==> flow/design.v <==
module	rtc_clock(
	input  logic        clk_i,
	input  logic        rstn_i,
	input  logic        clock_update_i,
	output logic [21:0] clock_o,
	input  logic [21:0] clock_i,
	input  logic  [9:0] init_sec_cnt_i,
	input  logic        timer_update_i,
	input  logic        timer_enable_i,
	input  logic        timer_retrig_i,
	input  logic [16:0] timer_target_i,
	output logic [16:0] timer_value_o,
	input  logic        alarm_enable_i,
	input  logic        alarm_update_i,
	input  logic [21:0] alarm_clock_i,
	output logic [21:0] alarm_clock_o,
	output logic        event_o,
	output logic        update_day_o
);
	logic [7:0] r_seconds;
	logic [7:0] r_minutes;
	logic [6:0] r_hours;
	logic [7:0] s_seconds;
	logic [7:0] s_minutes;
	logic [6:0] s_hours;
	logic [7:0] r_alarm_seconds;
	logic [7:0] r_alarm_minutes;
	logic [6:0] r_alarm_hours;
	logic       r_alarm_enable;
	logic [7:0] s_alarm_seconds;
	logic [7:0] s_alarm_minutes;
	logic [5:0] s_alarm_hours;
	logic [14:0] r_sec_counter;
	logic s_update_seconds;
	logic s_update_minutes;
	logic s_update_hours;
	logic s_alarm_match;
	logic r_alarm_match;
	logic s_alarm_event;
	logic s_timer_event;
	logic [16:0] r_timer;
	logic [16:0] r_timer_target;
	logic        r_timer_en;
	logic        r_timer_retrig;
	assign s_seconds = clock_i[7:0];
	assign s_minutes = clock_i[15:8];
	assign s_hours   = clock_i[21:16];
	assign s_alarm_seconds = alarm_clock_i[7:0];
	assign s_alarm_minutes = alarm_clock_i[15:8];
	assign s_alarm_hours   = alarm_clock_i[21:16];
	assign s_alarm_match = (r_seconds == s_alarm_seconds) & (r_minutes == s_alarm_minutes) & (r_hours == s_alarm_hours); 
	assign s_alarm_event = r_alarm_enable & s_alarm_match & ~r_alarm_match;  
	assign s_timer_match = r_timer == r_timer_target;
	assign s_timer_event = r_timer_en & s_timer_match;
	assign s_update_seconds = r_sec_counter == 15'h7FFF;
	assign s_update_minutes = s_update_seconds & (r_seconds == 8'h59);
	assign s_update_hours   = s_update_minutes & (r_minutes == 8'h59);
	assign event_o        = s_alarm_event | s_timer_event;
	assign update_day_o   = s_update_hours & (r_hours == 6'h23);
	assign clock_o        = {r_hours,r_minutes,r_seconds};
	assign alarm_clock_o = {r_alarm_hours,r_alarm_minutes,r_alarm_seconds};
	assign timer_value_o = r_timer;
    always @ (posedge clk_i or negedge rstn_i)
    begin
        if(~rstn_i)
        begin
            r_alarm_seconds <= 'h0;
            r_alarm_minutes <= 'h0;
            r_alarm_hours   <= 'h0;
            r_alarm_enable  <= 'h0;
        end
        else
        begin
        	if (alarm_update_i)
        	begin
        		r_alarm_enable  <= alarm_enable_i;
            	r_alarm_seconds <= s_alarm_seconds;
            	r_alarm_minutes <= s_alarm_minutes;
            	r_alarm_hours   <= s_alarm_hours  ;
        	end
        	else if(s_alarm_event)  
        		r_alarm_enable <= 'h0;
        end
    end
    always @ (posedge clk_i or negedge rstn_i)
    begin
        if(~rstn_i)
            r_alarm_match <= 'h0;
        else
       		r_alarm_match <= s_alarm_match;
    end
    always @ (posedge clk_i or negedge rstn_i)
    begin
        if(~rstn_i)
        begin
            r_timer_en     <= 'h0;
            r_timer_target <= 'h0;
            r_timer        <= 'h0;
            r_timer_retrig <= 'h0;
        end
        else
        begin
        	if (timer_update_i)
        	begin
        		r_timer_en     <= timer_enable_i;
            	r_timer_target <= timer_target_i;
            	r_timer_retrig <= timer_retrig_i;
            	r_timer        <= 'h0;
        	end
        	else if(r_timer_en)
        	begin
        		if(s_timer_match)
        		begin
        			if(!r_timer_retrig)
        				r_timer_en <= 0;
        			r_timer    <= 'h0;
        		end
        		else
        			r_timer <= r_timer + 1;
        	end
        end
    end
    always @ (posedge clk_i or negedge rstn_i)
    begin
        if(~rstn_i)
            r_sec_counter <= 'h0;
        else
        begin
        	if (clock_update_i)
        		r_sec_counter <= {init_sec_cnt_i,5'h0};
        	else
            	r_sec_counter <= r_sec_counter + 1;
        end
    end
	always @(posedge clk_i or negedge rstn_i)
	begin
		if(~rstn_i)
		begin
			r_seconds <= 0;
			r_minutes <= 0;
			r_hours   <= 0;
		end
		else
		begin
			if (clock_update_i)
			begin
				r_seconds <= s_seconds;
				r_minutes <= s_minutes;
				r_hours   <= s_hours;
			end
			else
			begin
				if (s_update_seconds)
				begin  
					if (r_seconds[3:0] >= 4'h9)
						r_seconds[3:0] <= 4'h0;
					else
						r_seconds[3:0] <= r_seconds[3:0] + 4'h1;
					if (r_seconds >= 8'h59)
						r_seconds[7:4] <= 4'h0;
					else if (r_seconds[3:0] >= 4'h9)
						r_seconds[7:4] <= r_seconds[7:4] + 4'h1;
				end
				if (s_update_minutes)
				begin  
					if (r_minutes[3:0] >= 4'h9)
						r_minutes[3:0] <= 4'h0;
					else
						r_minutes[3:0] <= r_minutes[3:0] + 4'h1;
					if (r_minutes >= 8'h59)
						r_minutes[7:4] <= 4'h0;
					else if (r_minutes[3:0] >= 4'h9)
						r_minutes[7:4] <= r_minutes[7:4] + 4'h1;
				end
				if (s_update_hours)
				begin  
					if (r_hours >= 6'h23)
					begin
						r_hours <= 6'h00;
					end else if (r_hours[3:0] >= 4'h9)
					begin
						r_hours[3:0] <= 4'h0;
						r_hours[5:4] <= r_hours[5:4] + 2'h1;
					end else begin
						r_hours[3:0] <= r_hours[3:0] + 4'h1;
					end
				end
			end
		end
	end
endmodule
# Step by step through the tools: rtc_clock
# What the tools print for rtc_clock, step after step.
# Lines are those of the file above, counted from 1.
# Operators: Yosys type, input widths -> output width; for muxes data width and select width s.
# A cell with - has no value.
# inputs
top_module	rtc_clock
clk_port	clk_i
lib	sky130hd
pvt_corner	tt_025C_1v80

# After elaboration
# Yosys after proc, flatten, opt, wreduce and memory -nomap, before mapping. Memory bits, and registers merged into a memory's read port (data or address), are not among the register bits. Print and check cells are not counted. Equal cells are merged and count once.
# bits
output_inout_bits	63
input_bits	79
regBits	98
elab_cells	97
# op_classes
bitwise	10
equal	8
reduce_and_logical	13
compare	6
add_sub_neg	8
muxes	35
# ops
operator	n
$mux 4	18
$mux 17	3
$add 4x1->4 const B	5
$add 17x1->17 const B	1
$eq 17x17->1	1
$ge 8x7->1 const B	2
$eq 8x7->1 const B	2
$eq 8x8->1	2
$add 15x1->15 const B	1
$eq 15x15->1 const B	1
$mux 15	1
$reduce_bool 2->1	6
$ge 4x4->1 const B	3
$reduce_bool 3->1	3
$mux 1	9
$and 1x1->1	8
$reduce_and 2->1	4
$mux 2	4
$ge 7x6->1 const B	1
$eq 7x6->1	1
$eq 7x6->1 const B	1
$add 2x1->2 const B	1
$or 1x1->1	1
$not 1->1	1

# Depth
# Depth = most cells in a row (Yosys ltp): at word level without a register or memory, in the mapped netlist without a sequential cell, where the memories' decode and read muxes count.
# depth
ltp_word	7
ABC_AREA	1
mapped_depth	12
depth_no_buf	12

# Netlist
# Source: synth_stat.txt of the flow (Yosys; design flattened, memories mapped). It holds for the ABC_AREA given above (unset counts as 0); a run with the other value may have another netlist.
# Totals and module areas in this step are rounded.
# synth_totals
buf_cells	18
sequential_area_um2	2430
cells	743
synth_area_um2	5610
ff_cells	97
# by_type
type	n	area_total_um2
sky130_fd_sc_hd__dfrtp_1	97	2.43E+03
sky130_fd_sc_hd__nand2_1	238	893.357
sky130_fd_sc_hd__inv_1	77	289.027
sky130_fd_sc_hd__nor2_1	67	251.491
sky130_fd_sc_hd__nand3_1	45	225.216
sky130_fd_sc_hd__o21ai_0	45	225.216
sky130_fd_sc_hd__xor2_1	25	218.96
sky130_fd_sc_hd__ha_1	16	200.192
sky130_fd_sc_hd__a21oi_1	27	135.13
sky130_fd_sc_hd__mux2_2	9	101.347
sky130_fd_sc_hd__nand4_1	13	81.328
sky130_fd_sc_hd__xnor2_1	9	78.826
sky130_fd_sc_hd__o21ai_1	10	50.048
sky130_fd_sc_hd__nand2_2	7	43.792
sky130_fd_sc_hd__clkbuf_1	9	33.782
sky130_fd_sc_hd__buf_2	6	30.029
sky130_fd_sc_hd__nor3_1	6	30.029
sky130_fd_sc_hd__o211ai_1	4	30.029
# Not listed: further types 18, cells in them 33.

# Timing after synthesis
# Path of least setup slack by OpenSTA after synthesis, without wires, with an ideal clock, recovery checks aside; 20% of the period is set as input and as output delay. Where synthesis merged equal registers, the netlist keeps one of their names.
# synth_path
kind	input-to-output
from	input alarm_clock_i[7]
to	output event_o
path_buffers	0
tclk_ns	4.09
delay_ns	0.633
setup_slack_ns	1.821
launch_ns	0.818
arrival_ns	1.451
output_delay_ns	0.818
required_time_ns	3.272
input_delay_ns	0.818
stages	7
period_less_setup_slack_ns	2.269
# "delay_ns" = arrival - input delay + setup time.
# A path that ends at an output port has no setup time.
# "stages" counts driving pins, that of a launching flip-flop among them; a cell with two outputs on the path counts twice.
# "period_less_setup_slack_ns" = period - worst setup slack (recovery checks aside). The figure is calculated, with input and output delays left at 20% of the set period.
# The rows between start and end are the longest chain of elaborated cells between them; the timing report does not say that the signal goes this way. Where chains are equally long, one stands for them.
# Each line given opens the expression or statement behind the cell; cells for indexed reads and writes are added by Yosys, which also makes memories of some case tables.
# synth_between
path_cell_list	sky130_fd_sc_hd__inv_1 -> sky130_fd_sc_hd__nor2_1 -> sky130_fd_sc_hd__nor3_1 -> sky130_fd_sc_hd__nand2_1 -> sky130_fd_sc_hd__nor2_1 -> sky130_fd_sc_hd__nand4_1 -> sky130_fd_sc_hd__o21ai_1
elab_chain_cells	6
cells_between	6
cone_lines	3
cone_classes	eq/ne (1); logic (5)
# synth_lines
element	line	rtl
start: declaration	15	input logic [21:0] alarm_clock_i,
$eq 8x8->1	51	assign s_alarm_match = (r_seconds == s_alarm_seconds) & (r_minutes == s_alarm_minutes) & (r_hours == s_alarm_h ...
$and 1x1->1 (2 in a row)	51
$and 1x1->1 (2 in a row)	52	assign s_alarm_event = r_alarm_enable & s_alarm_match & ~r_alarm_match;
$or 1x1->1	58	assign event_o = s_alarm_event | s_timer_event;
end: declaration	17	output logic event_o,

# Timing after layout
# From the final timing report of entry A: the path of least setup slack in the routed layout; clock arrival at registers is part of the times.
# layout_path
kind	input-to-output
from	input alarm_clock_i[14]
to	output event_o
path_buffers	3
setup_slack_ns	0.29
required_time_ns	3.15
stages	11
tclk_ns	3.94
output_delay_ns	0.79
launch_ns	0.79
input_delay_ns	0.79
arrival_ns	2.87
# The rows between start and end are the longest chain of elaborated cells between them; the timing report does not say that the signal goes this way. Where chains are equally long, one stands for them.
# layout_between
path_cell_list	sky130_fd_sc_hd__clkdlybuf4s50_1 -> sky130_fd_sc_hd__inv_1 -> sky130_fd_sc_hd__nand2_1 -> sky130_fd_sc_hd__nand2_1 -> sky130_fd_sc_hd__nor2_1 -> sky130_fd_sc_hd__nand2_1 -> sky130_fd_sc_hd__nor2_1 -> sky130_fd_sc_hd__buf_4 -> sky130_fd_sc_hd__nand4_1 -> sky130_fd_sc_hd__o21ai_1 -> sky130_fd_sc_hd__clkdlybuf4s50_1
elab_chain_cells	6
cells_between	6
cone_lines	3
cone_classes	eq/ne (1); logic (5)
# layout_lines
element	line	rtl
start: declaration	15	input logic [21:0] alarm_clock_i,
$eq 8x8->1	51	assign s_alarm_match = (r_seconds == s_alarm_seconds) & (r_minutes == s_alarm_minutes) & (r_hours == s_alarm_h ...
$and 1x1->1 (2 in a row)	51
$and 1x1->1 (2 in a row)	52	assign s_alarm_event = r_alarm_enable & s_alarm_match & ~r_alarm_match;
$or 1x1->1	58	assign event_o = s_alarm_event | s_timer_event;
end: declaration	17	output logic event_o,

# rtc_clock through Yosys and OpenROAD on sky130hd: 2 stored runs, unordered, with their settings and measured results. The constraints put input and output delay at 20% of the set period each and load the outputs with 0.01 pF.
# "achieved_clock_period_ns": clock period set for the run, less the worst setup slack. It is reckoned from that one timing run; input and output delays stay at 20% of the period that was set.
# By "critical_path_time_ns" is meant the share of the clock period that the worst setup path is allowed (20% is reserved at inputs, 20% at outputs), minus its slack. Clock arrival times at its registers enter into it.
# "power.total_mw" is the tool's figure for a default switching activity; nothing was simulated.
# The measured numbers are rounded.
# A setting shown as - is not set for that run.
run name	period_ns	CORE_UTILIZATION	PLACE_DENSITY_LB_ADDON	CORE_MARGIN	CELL_PAD_IN_SITES_DETAIL_PLACEMENT	TNS_END_PERCENT	ABC_AREA	CTS_CLUSTER_SIZE	CTS_CLUSTER_DIAMETER	MIN_ROUTING_LAYER	CAP_MARGIN	SLEW_MARGIN	PLACE_DENSITY	CORE_ASPECT_RATIO	GPL_TIMING_DRIVEN	MAX_ROUTING_LAYER	critical_path_time_ns	critical_path_type	fin_util_pct	hold_worst_slack_ns	design_die_area_um2	ws_setup_ns	achieved_clock_period_ns	finish.stdcell_area_um2	setup_tns_ns	yosys_chip_area_um2	power.total_mw
entry A	3.94	18	0.06	8	2	45	1	57	272	met2	20	20	-	-	-	-	2.08	input-to-output	25.3	0.470	37000	0.285	3.655	7770	0.000	5610	2.91
entry B	1.69	43	-	2	-	85	1	-	-	-	5	20	0.77	0.66	0	met4	1.79	reg-to-output	67.1	0.255	14000	-0.437	2.127	8420	-0.749	5610	7.02
